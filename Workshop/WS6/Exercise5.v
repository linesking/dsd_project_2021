==> flow/design.v <==
module Exercise1(
	input [0:0] SW,
	input CLOCK_50,
	output [7:0] cnt, cnt_raw,
	output [6:0] HEX5, HEX4, HEX1, HEX0);
	wire c = CLOCK_50;
	wire debounced_in, debounced_out;
	Synchroniser sync_in(.clk(c), .in(SW[0]), .out(debounced_in));
	Debouncer db(.clk(c), .in(debounced_in), .out(debounced_out));
	wire transDetec, transDetec_raw;
	TransitionDetector td(.clk(c), .in(debounced_out), .out(transDetec));
	TransitionDetector td_raw(.clk(c), .in(debounced_in), .out(transDetec_raw));
	Counter #(8) counter(.clk(c), .in(transDetec), .out(cnt));
	Counter #(8) counter_raw(.clk(c), .in(transDetec_raw), .out(cnt_raw));
	SSeg ss4(.bin(cnt[3:0]), .segs(HEX4));
	SSeg ss5(.bin(cnt[7:4]), .segs(HEX5));
	SSeg ss0(.bin(cnt_raw[3:0]), .segs(HEX0));
	SSeg ss1(.bin(cnt_raw[7:4]), .segs(HEX1));
endmodule	
module Synchroniser(clk, in, out);
	parameter n = 1;
	input clk;
	input [n-1:0] in;
	output reg [n-1:0] out;
	reg [n-1:0] buff;
	always @(posedge clk) begin
		buff <= in;
		out <= buff;
	end
endmodule
module TransitionDetector(input clk, in, output out);
	reg prev;
	always @(posedge clk)
		prev <= in;
	assign out = prev ^ in;
endmodule
module Counter
	#(parameter n = 1)
	(input clk, 
	input in, 
	output reg [n-1:0] out = 0);
	always @(posedge clk)
		if(in) out <= out + 1'b1;
endmodule
module SSeg (input [3:0] bin, output reg [6:0] segs);
    always @(*)
			case(bin)
				4'b0000: segs = ~7'b0111111;
				4'b0001: segs = ~7'b0000110;
				4'b0010: segs = ~7'b1011011;
				4'b0011: segs = ~7'b1001111;
				4'b0100: segs = ~7'b1100110;
				4'b0101: segs = ~7'b1101101;
				4'b0110: segs = ~7'b1111101;
				4'b0111: segs = ~7'b0000111;
				4'b1000: segs = ~7'b1111111;
				4'b1001: segs = ~7'b1101111;
				4'b1010: segs = ~7'b1110111;
				4'b1011: segs = ~7'b1111100;
				4'b1100: segs = ~7'b0111001;
				4'b1101: segs = ~7'b1011110;
				4'b1110: segs = ~7'b1111001;
				4'b1111: segs = ~7'b1110001;
			endcase
endmodule
module Debouncer(input clk, in, output reg out = 0);
	localparam millisecond = 50000;  
	localparam period = 10*millisecond;
	localparam size = $clog2(period);
	reg [size-1:0] cnt = 0, next_cnt;
	reg next_out;
	always @(posedge clk)
		{out, cnt} <= {next_out, next_cnt};
	always @(*) begin
		next_out = out;
		next_cnt = (in == out) ? 1'b0 : cnt + 1'b1;
		if (next_cnt == period) begin
			next_out = !out;
			next_cnt = 0;
		end
	end
endmodule
module Exercise2( 
	input CLOCK_50, 
	input [0:0] SW, 
	output [6:0] HEX5, HEX4, HEX3, HEX2, HEX1, HEX0);
	wire c = CLOCK_50;
	reg [39:0] mem = 40'h0987654321;
	wire [5:0] e; 
	wire [23:0] d; 
	RollingDisplay rd(.clk(c), .mem(mem), .fast(SW[0]), .d(d), .e(e));
	SSegEn s0(.bin(d[3:0]), .en(e[0]), .segs(HEX0)); 
	SSegEn s1(.bin(d[7:4]), .en(e[1]), .segs(HEX1)); 
	SSegEn s2(.bin(d[11:8]), .en(e[2]), .segs(HEX2)); 
	SSegEn s3(.bin(d[15:12]), .en(e[3]), .segs(HEX3)); 
	SSegEn s4(.bin(d[19:16]), .en(e[4]), .segs(HEX4)); 
	SSegEn s5(.bin(d[23:20]), .en(e[5]), .segs(HEX5)); 
endmodule
module RollingDisplay( 
	input clk, fast, 
	input [39:0] mem, 
	output reg [5:0] e, 
	output reg [23:0] d);
	localparam MaxCnt = 20_000;  
	localparam n = $clog2(MaxCnt); 
	localparam FastMC = 4_000;  
	reg [3:0] pos = 0, next_pos; 
	reg [n-1:0] cnt = 0, next_cnt; 
	always @(posedge clk) 
		{pos, cnt} <= {next_pos, next_cnt}; 
	always @(*) begin 
		next_cnt = cnt+1'd1; 
		next_pos = pos; 
		if (next_cnt >= (fast ? FastMC : MaxCnt)) begin 
			next_cnt = 0; 
			next_pos = pos+1'd1; 
		end 
	end
	always @(*) begin :need_name_to_define_local_variable 
		integer i; 
		for(i=0; i<=5; i=i+1) begin 
			e[i] = 0; 
			d[i*4 +: 4] = 4'bxxxx;  
			if ((1+i <= pos) && (pos <= 10+i)) begin 
				e[i] = 1; 
				d[i*4 +: 4] = mem[(pos-i-1)*4 +: 4]; 
			end 
		end 
	end 
endmodule
module SSegEn(
	input [3:0] bin, 
	input en, 
	output reg [6:0] segs); 
	always @(*) 
		if (en) 
			case (bin) 
				0: segs = 7'b100_0000; 
				1: segs = 7'b111_1001; 
				2: segs = 7'b010_0100; 
				3: segs = 7'b011_0000; 
				4: segs = 7'b001_1001; 
				5: segs = 7'b001_0010; 
				6: segs = 7'b000_0010; 
				7: segs = 7'b111_1000; 
				8: segs = 7'b000_0000; 
				9: segs = 7'b001_1000; 
				10: segs = 7'b000_1000; 
				11: segs = 7'b000_0011; 
				12: segs = 7'b100_0110; 
				13: segs = 7'b010_0001; 
				14: segs = 7'b000_0110; 
				15: segs = 7'b000_1110; 
			endcase 
		else segs = 7'b111_1111; 
endmodule
module Exercise3( 
	input CLOCK_50, 
	input [2:1] KEY, 
	input reset,
	output reg [3:0] num,
	output reg [3:0] addr,
	output [6:0] HEX5, HEX4, HEX3, HEX2, HEX1, HEX0); 
	wire c = CLOCK_50; 
	wire [1:0] in; 
	Synchroniser #(2) sync(.clk(c), .in(~KEY[2:1]), .out(in)); 
	wire inc, nxt; 
	RisingEdgeDetector red1(.clk(c), .in(in[1]), .out(inc)); 
	RisingEdgeDetector red0(.clk(c), .in(in[0]), .out(nxt)); 
	wire we; 
	wire [39:0] mem_in, mem;
	wire [5:0] e; 
	wire [23:0] d; 
	Memory #(40) memory(.clk(c), .reset(reset), .we(we), 
		.data_in(mem_in), .data_out(mem)); 
	EditMemory em(.clk(c), .inc(inc), .nxt(nxt), .reset(reset), 
		.we(we), .mem_in(mem_in), .mem(mem), .e(e), .d(d));
	always @(*) addr = d[19]*4'd8 + d[18]*4'd4 + d[17]*4'd2 + d[16]*4'd1;
	always @(*) num = d[3]*4'd8 + d[2]*4'd4 + d[1]*4'd2 + d[0]*4'd1;
	SSegEn s0(.bin(d[3:0]), .en(e[0]), .segs(HEX0)); 
	SSegEn s1(.bin(d[7:4]), .en(e[1]), .segs(HEX1)); 
	SSegEn s2(.bin(d[11:8]), .en(e[2]), .segs(HEX2)); 
	SSegEn s3(.bin(d[15:12]), .en(e[3]), .segs(HEX3)); 
	SSegEn s4(.bin(d[19:16]), .en(e[4]), .segs(HEX4)); 
	SSegEn s5(.bin(d[23:20]), .en(e[5]), .segs(HEX5)); 
endmodule
module RisingEdgeDetector(input clk, in, output out); 
	reg prev; 
	always @(posedge clk) 
		prev <= in; 
	assign out = !prev && in; 
endmodule
module Memory
	#(parameter bits = 1)
	(input clk, we, reset, 
	input [bits-1:0] data_in, 
	output [bits-1:0] data_out);
	reg [bits-1:0] mem;
	always @(posedge clk)
		if (reset) mem <= 0; 
		else if (we) mem <= data_in;
	assign data_out = mem; 
endmodule
module EditMemory( 
	input clk, inc, nxt, reset,
	output reg we = 0, 
	output reg [39:0] mem_in = 0, 
	input [39:0] mem, 
	output [5:0] e, 
	output [23:0] d);
	reg [3:0] addr = 0, next_addr; 
	reg next_we; 
	reg [39:0] next_mem_in;
	always @(posedge clk) {addr, we, mem_in} <= reset ? {4'd0, 1'd0, 40'bx} 
		: {next_addr, next_we, next_mem_in};
	always @(*) begin 
		next_we = 0; 
		next_mem_in = 40'bx; 
		next_addr = addr; 
		if (inc) begin 
			next_mem_in = mem; 
			next_mem_in[addr*4 +: 4] = (mem[addr*4 +: 4] + 1'd1) % 4'd10; 
			next_we = 1; 
		end 
		else if (nxt) 
			next_addr = (addr + 1'd1) % 4'd10; 
	end
	wire [3:0] d0 = mem[addr*4 +: 4]; 
	wire [3:0] d4 = (addr + 1'd1) % 4'd10; 
	wire [3:0] d5 = (addr + 1'd1) / 4'd10; 
	assign e = 6'b11_0001; 
	assign d = {d5, d4, {3{4'bx}}, d0}; 
endmodule	
module Exercise4(input CLOCK_50, input [3:3] KEY, output [9:0] LEDR);
	wire c = CLOCK_50; 
	assign LEDR[9:4] = 0;
	wire in; 
	Synchroniser sync(.clk(c), .in(!KEY[3]), .out(in));
	wire [1:0] mode; 
	ModeSelector ms(.clk(c), .in(in), .mode(mode));
	genvar i; 
	generate 
		for(i=0; i<=3; i=i+1) begin :leds 
			assign LEDR[i] = (mode == i); 
		end 
	endgenerate 
endmodule
module ModeSelector(input clk, in, output reg [1:0] mode); 
	localparam millisecond = 50; 
	localparam half_second = 500*millisecond; 
	localparam two_seconds = 4*half_second; 
	localparam size = $clog2(two_seconds);  
	reg [size-1:0] cnt = 0, next_cnt; 
	reg [1:0] next_mode; 
	always @(posedge clk) {mode, cnt} <= {next_mode, next_cnt}; 
	always @(*) begin 
		next_cnt = cnt+1'b1; 
		next_mode = mode; 
		if (in) begin 
			if (cnt == millisecond) next_mode = (mode == 2'd0) ? 2'd1 : 2'd0; 
			if (cnt == half_second) next_mode = 2'd2; 
			if (cnt >= two_seconds) begin 
				next_cnt = cnt; 
				next_mode = 2'd3; 
			end 
		end 
		else begin 
			next_cnt = 0; 
			if (cnt >= two_seconds) next_mode = 2'd0; 
		end 
	end 
endmodule
module Exercise5( 
	input CLOCK_50, 
	input [3:1] KEY, 
	output [9:0] LEDR,
	output reg [3:0] num,
	output reg [3:0] addr,	
	output [6:0] HEX5, HEX4, HEX3, HEX2, HEX1, HEX0); 
	wire c = CLOCK_50; 
	assign LEDR[9:4] = 0; 
	wire [2:0] in; 
	Synchroniser #(3) sync(.clk(c), .in(~KEY[3:1]), .out(in)); 
	wire [1:0] mode; 
	ModeSelector ms(.clk(c), .in(in[2]), .mode(mode)); 
	wire reset = (mode == 2'd3); 
	genvar i; 
	generate for(i=0; i<=3; i=i+1) begin :leds 
			assign LEDR[i] = (mode == i); 
		end 
	endgenerate 
	wire inc, nxt; 
	RisingEdgeDetector red1(.clk(c), .in(in[1]), .out(inc)); 
	RisingEdgeDetector red0(.clk(c), .in(in[0]), .out(nxt)); 
	wire we; 
	wire [39:0] mem_in, mem; 
	wire [5:0] e; 
	wire [23:0] d; 
	Memory #(40) memory(.clk(c), .reset(reset), .we(we), .data_in(mem_in), .data_out(mem)); 
	EditMemory em(.clk(c), .inc(inc), .nxt(nxt), .reset(reset), .we(we), .mem_in(mem_in), .mem(mem), .e(e), .d(d)); 
	always @(*) addr = d[19]*4'd8 + d[18]*4'd4 + d[17]*4'd2 + d[16]*4'd1;
	always @(*) num = d[3]*4'd8 + d[2]*4'd4 + d[1]*4'd2 + d[0]*4'd1;
	SSegEn s0(.bin(d[3:0]), .en(e[0]), .segs(HEX0)); 
	SSegEn s1(.bin(d[7:4]), .en(e[1]), .segs(HEX1)); 
	SSegEn s2(.bin(d[11:8]), .en(e[2]), .segs(HEX2)); 
	SSegEn s3(.bin(d[15:12]), .en(e[3]), .segs(HEX3)); 
	SSegEn s4(.bin(d[19:16]), .en(e[4]), .segs(HEX4));
	SSegEn s5(.bin(d[23:20]), .en(e[5]), .segs(HEX5)); 
endmodule
Step by step through the tools: Exercise5
Tool output for the design above, in the order of the flow.
Lines are those of the file above, counted from 1.
Not given: -
- design top: Exercise5
- clock port: CLOCK_50
- standard-cell library: sky130hd
- timing corner: tt_025C_1v80

Word level
Source: Yosys, flattened and elaborated, memories not mapped. Widths are those after wreduce. Registers that Yosys merges into a memory's read port (data or address) are not register bits. Print and check cells do not count. Equal cells are merged and count once.
Memory sizes are those after Yosys's memory passes, which may raise the word count (mostly to a power of two), join words into wider ones and drop unused or constant bits.
- flip-flop bits (word level) at 112
- noted ROM bits: 336
- memory cells at 3
- noted input bits: 4
- output and inout bits: 60
- cells after elaboration: 58
- add/subtract/negate cells: 10
- divide/modulo/power cells at 3
- order comparisons at 1
- eq/ne operators: 5
- shift-type cells at 3
- noted multiplexer cells: 11
- noted bitwise logic cells: 4
- noted reduce/logical cells: 8
- memories (memory ; words ; width ; rd ports ; write ports ; RTL line ; text):
    (name not given) ; 16 ; 7 ; 1 ; 0 ; 137 ; case (bin)
    (name not given) ; 16 ; 7 ; 1 ; 0 ; 137 ;
    (name not given) ; 16 ; 7 ; 1 ; 0 ; 137 ;
- operator list (operator ; number):
    two-way mux 40 bit ; 2
    variable shift 4 x 33 -> 40 bit ; 1
    variable shift 4 x 33 -> 40 bit with constant A ; 1
    bitwise AND 40 bit ; 1
    OR 40 bit ; 1
    indexed select 40 x 7 -> 4 bit ; 1
    NOT 40 bit ; 1
    negator 6 -> 33 bit ; 1
    modulo 4 x 4 -> 4 bit with constant B ; 2
    adder 17 x 1 -> 17 bit with constant B ; 1
    equality test 17 x 15 -> 1 bit with constant B ; 1
    greater-or-equal comparator 17 bit with constant B ; 1
    equality test 17 x 6 -> 1 bit with constant B ; 1
    divider 4 x 4 -> 4 bit with constant B ; 1
    two-way mux 2 bit ; 5
    adder 4 x 1 -> 4 bit ; 2
    adder 4 x 1 -> 4 bit with constant B ; 2
    adder 4 x 2 -> 4 bit ; 2
    adder 4 x 3 -> 4 bit ; 2
    two-way mux 4 bit ; 2
    equality test 2 bit with constant B ; 2
    NOT 3 bit ; 1
    nonzero test 3 bit ; 1
    logical AND 1 bit ; 2
    zero test 1 bit ; 2
    equality test 2 x 1 -> 1 bit with constant B ; 1
    zero test 2 bit ; 1
    AND reduction 2 bit ; 1
Not listed: further kinds 2, cells in them 3.

Logic depth
Yosys ltp: most cells in a row. Word level: on the elaborated netlist, between registers, memories and ports. Mapped: between sequential cells and ports; inverters and the memories' decode and read muxes count.
- depth in word-level cells: 7
- ABC_AREA at 0
- noted depth in mapped cells: 14
- mapped depth without buffers: 10

Synthesis result
Source: synth_stat.txt of the flow (Yosys; design flattened, memories mapped). It holds for the ABC_AREA given above (unset counts as 0); a run with the other value may have another netlist.
The area totals of this step are shown rounded.
- cell count at 589
- noted synthesis area: 0.00561 mm²
- noted sequential part of the area: 0.00228 mm²
- flip-flops at 114
- buffer cells: 64
- cells by type (type ; number ; total area (µm²)):
    sky130_fd_sc_hd__dfxtp_1 ; 114 ; 2.28E+03
    sky130_fd_sc_hd__mux2i_1 ; 58 ; 580.557
    sky130_fd_sc_hd__nor2_1 ; 74 ; 277.766
    sky130_fd_sc_hd__ha_1 ; 22 ; 275.264
    sky130_fd_sc_hd__a22o_1 ; 31 ; 271.51
    sky130_fd_sc_hd__buf_4 ; 35 ; 262.752
    sky130_fd_sc_hd__mux2_2 ; 14 ; 157.651
    sky130_fd_sc_hd__nand2_1 ; 26 ; 97.594
    sky130_fd_sc_hd__xnor2_1 ; 11 ; 96.342
    sky130_fd_sc_hd__nand3_1 ; 19 ; 95.091
    sky130_fd_sc_hd__inv_1 ; 24 ; 90.086
    sky130_fd_sc_hd__mux4_2 ; 4 ; 90.086
    sky130_fd_sc_hd__o21ai_0 ; 14 ; 70.067
    sky130_fd_sc_hd__clkbuf_1 ; 18 ; 67.565
    sky130_fd_sc_hd__and2_1 ; 9 ; 56.304
    sky130_fd_sc_hd__nor2b_1 ; 9 ; 56.304
    sky130_fd_sc_hd__xor2_1 ; 6 ; 52.55
    sky130_fd_sc_hd__a21oi_1 ; 9 ; 45.043
Other cell types: 36; their cells: 92.
By module: a second synthesis without flattening, with its own total; a netlist apart from the flattened one above.
- cell total of the unflattened synthesis: 817
- area total of the unflattened synthesis: 0.00716 mm²
Each row is one instance without its submodules.
- by module (module ; instances ; cells ; area (mm²) ; sequential area (mm²)):
    EditMemory ; 1 ; 314 ; 0.00262 ; 0.000901
    SSegEn ; 6 ; 37 ; 0.000285 ; 0
    Memory #(bits=40) ; 1 ; 129 ; 0.00146 ; 0.000801
    ModeSelector ; 1 ; 127 ; 0.00108 ; 0.0004
    Synchroniser #(n=3) ; 1 ; 6 ; 0.00012 ; 0.00012
    Exercise5 ; 1 ; 15 ; 0.0000938 ; 0
    RisingEdgeDetector ; 2 ; 2 ; 0.0000338 ; 0.00002

Worst setup path after synthesis
Path of least setup slack by OpenSTA after synthesis, without wires, with an ideal clock, recovery checks aside; 20% of the period is set as input and as output delay. Where synthesis merged equal registers, the netlist keeps one of their names.
- path kind: register -> output
- from: register em.addr[0]
- to: output HEX4[3]
- clock period: 8.07 ns
- external output delay: 1.614 ns
- launch time at the first pin: 0.000 ns
- data arrival time: 3.467 ns
- noted required time: 6.456 ns
- noted setup slack: 2.989 ns
- noted delay of the path: 3.467 ns
- stages on the path at 14
- buffers on the path: 3
- synthesis period reached: 5.081 ns
"delay of the path" = arrival - input delay + setup time.
At an output port there is no setup time.
"stages on the path": output pins that drive a net of the path, with the launching flip-flop's if there is one; two outputs of one cell count as two.
"synthesis period reached" is the clock period less the worst setup slack; recovery checks do not enter. This is arithmetic on one report: input and output delays are still those of the set period (20% each).
Between the ends stands the longest chain of elaborated cells between them, by number of cells; it is not shown to be the way that was timed. Of several equally long chains one is given.
A line is the first line of the expression or statement that the cell stems from. Yosys adds cells for indexed reads and writes and turns some case tables into memories.
The chain passes a memory read, where the word-level depth is cut; so it can be longer than that depth.
- path through: sky130_fd_sc_hd__dfxtp_1 -> sky130_fd_sc_hd__buf_6 -> sky130_fd_sc_hd__buf_4 -> sky130_fd_sc_hd__buf_1 -> sky130_fd_sc_hd__inv_1 -> sky130_fd_sc_hd__ha_1 -> sky130_fd_sc_hd__nor3b_1 -> sky130_fd_sc_hd__nor2_1 -> sky130_fd_sc_hd__mux2_2 -> sky130_fd_sc_hd__inv_1 -> sky130_fd_sc_hd__ha_1 -> sky130_fd_sc_hd__nor2_1 -> sky130_fd_sc_hd__a211oi_1 -> sky130_fd_sc_hd__a2111oi_0
- cells in the longest elaborated chain at 3
- elaborated cells on any way between the ends at 3
- classes of those cells: add/sub (1); div (1); memory (1)
- RTL lines, path post-synthesis (what ; RTL line ; text):
    from (decl) ; 211 ; reg [3:0] addr = 0, next_addr;
    adder 4 x 1 -> 4 bit ; 229 ; wire [3:0] d4 = (addr + 1'd1) % 4'd10;
    modulo 4 x 4 -> 4 bit ; 229 ;
    memory read (16 x 7 bit) ; 137 ; case (bin)
    to (decl) ; 279 ; output [6:0] HEX5, HEX4, HEX3, HEX2, HEX1, HEX0);
Nets of the timed path that keep an RTL name, with a line that drives or declares them; the list need not be complete.
- named nets, post-synthesis (net ; RTL line ; text):
    HEX5[0] ; 279 ;
    addr[1] ; 301 ; always @(*) addr = d[19]*4'd8 + d[18]*4'd4 + d[17]*4'd2 + d[16]*4'd1;

Path in the finished layout
Path of least setup slack in the final report of stored run 1 (OpenROAD, finished layout, wires in). Where an end is a register, its clock arrival counts in the times.
- path kind: register -> output
- from: register em.addr[0]
- to: output HEX0[3]
- clock period: 3.35 ns
- external output delay: 0.67 ns
- launch time at the first pin: 0.51 ns
- data arrival time: 2.90 ns
- noted required time: 2.68 ns
- noted setup slack: -0.22 ns
- stages on the path at 9
- buffers on the path: 2
Between the ends stands the longest chain of elaborated cells between them, by number of cells; it is not shown to be the way that was timed. Of several equally long chains one is given.
The chain passes a memory read, where the word-level depth is cut; so it can be longer than that depth.
- path through: sky130_fd_sc_hd__dfxtp_4 -> sky130_fd_sc_hd__mux4_2 -> sky130_fd_sc_hd__a2bb2oi_2 -> sky130_fd_sc_hd__a32oi_2 -> sky130_fd_sc_hd__buf_4 -> sky130_fd_sc_hd__ha_4 -> sky130_fd_sc_hd__mux2i_1 -> sky130_fd_sc_hd__a221o_1 -> sky130_fd_sc_hd__buf_2
- cells in the longest elaborated chain at 2
- elaborated cells on any way between the ends at 2
- classes of those cells: shift (1); memory (1)
- RTL lines, path after layout (what ; RTL line ; text):
    from (decl) ; 211 ; reg [3:0] addr = 0, next_addr;
    indexed select 40 x 7 -> 4 bit ; 228 ; wire [3:0] d0 = mem[addr*4 +: 4];
    memory read (16 x 7 bit) ; 137 ; case (bin)
    to (decl) ; 279 ; output [6:0] HEX5, HEX4, HEX3, HEX2, HEX1, HEX0);

Below are 2 stored runs of the flow (Yosys, OpenROAD; platform sky130hd) on Exercise5, each with its settings and what was measured, unordered. Constraints: input delay and output delay 20% of the set period each, output load 0.01 pF.
"clock period achieved": clock period set for the run, less the worst setup slack. It is reckoned from that one timing run; input and output delays stay at 20% of the period that was set.
"time of the worst setup path" means the part of the period allowed to the worst setup path (the constraints hold back 20% at inputs and 20% at outputs) less its slack; where the path has registers, the arrival times of their clocks count too.
Results are given in rounded form.

Stored run 1

==> flow/run.sh <==
#!/bin/bash
# the make line also repeats the synthesis and layout settings of config.mk as NAME=value (left out here)
make -C /OpenROAD-flow-scripts/flow DESIGN_CONFIG=/design/flow/config.mk WORK_HOME=/design/flow/orfs CLKGATE_MAP_FILE= finish
==> flow/config.mk <==
export PLATFORM = sky130hd
export DESIGN_NAME = Exercise5
export DESIGN_NICKNAME = Exercise5
export VERILOG_FILES = /design/flow/design.v
export SDC_FILE = /design/flow/constraint.sdc
export NUM_CORES = 4
export LEC_CHECK = 0
export CAP_MARGIN = 10
export CORE_ASPECT_RATIO = 0.95
export CORE_MARGIN = 2
export CORE_UTILIZATION = 63
export PLACE_DENSITY_LB_ADDON = 0.24
export SLEW_MARGIN = 20
==> flow/constraint.sdc <==
create_clock -name core_clock -period 3.35 [get_ports {CLOCK_50}]
set_input_delay 0.6700 -clock core_clock [delete_from_list [all_inputs] [get_ports {CLOCK_50}]]
set_output_delay 0.6700 -clock core_clock [all_outputs]
set_load 0.01 [all_outputs]

Measured in stored run 1:
- noted the area of the synthesized netlist: 0.00561 mm²
- noted the post-route worst hold slack: 0.327 ns
- standard-cell area after layout at 0.00693 mm²
- noted the time of the worst setup path: 2.90 ns
- kind of the worst setup path: register -> output
- noted the setup total negative slack: -1.34 ns
- smallest setup slack: -0.216 ns
- die size at 0.00967 mm²
- clock period achieved at 3.566 ns
- utilization after layout at 0.803

Stored run 2

==> flow/run.sh <==
#!/bin/bash
# the make line also repeats the synthesis and layout settings of config.mk as NAME=value (left out here)
make -C /OpenROAD-flow-scripts/flow DESIGN_CONFIG=/design/flow/config.mk WORK_HOME=/design/flow/orfs CLKGATE_MAP_FILE= finish
==> flow/config.mk <==
export PLATFORM = sky130hd
export DESIGN_NAME = Exercise5
export DESIGN_NICKNAME = Exercise5
export VERILOG_FILES = /design/flow/design.v
export SDC_FILE = /design/flow/constraint.sdc
export NUM_CORES = 4
export LEC_CHECK = 0
export CAP_MARGIN = 20
export CORE_MARGIN = 2
export CORE_UTILIZATION = 68
export GPL_ROUTABILITY_DRIVEN = 0
export HOLD_SLACK_MARGIN = 0.04
export PLACE_DENSITY_LB_ADDON = 0.21
export SETUP_SLACK_MARGIN = -0.01
export SLEW_MARGIN = 35
export TNS_END_PERCENT = 70
==> flow/constraint.sdc <==
create_clock -name core_clock -period 3.42 [get_ports {CLOCK_50}]
set_input_delay 0.6840 -clock core_clock [delete_from_list [all_inputs] [get_ports {CLOCK_50}]]
set_output_delay 0.6840 -clock core_clock [all_outputs]
set_load 0.01 [all_outputs]

Measured in stored run 2:
- noted the area of the synthesized netlist: 0.00561 mm²
- noted the post-route worst hold slack: 0.328 ns
- standard-cell area after layout at 0.00705 mm²
- noted the time of the worst setup path: 2.99 ns
- kind of the worst setup path: register -> output
- noted the setup total negative slack: -1.80 ns
- smallest setup slack: -0.249 ns
- die size at 0.00899 mm²
- clock period achieved at 3.669 ns
- utilization after layout at 0.871
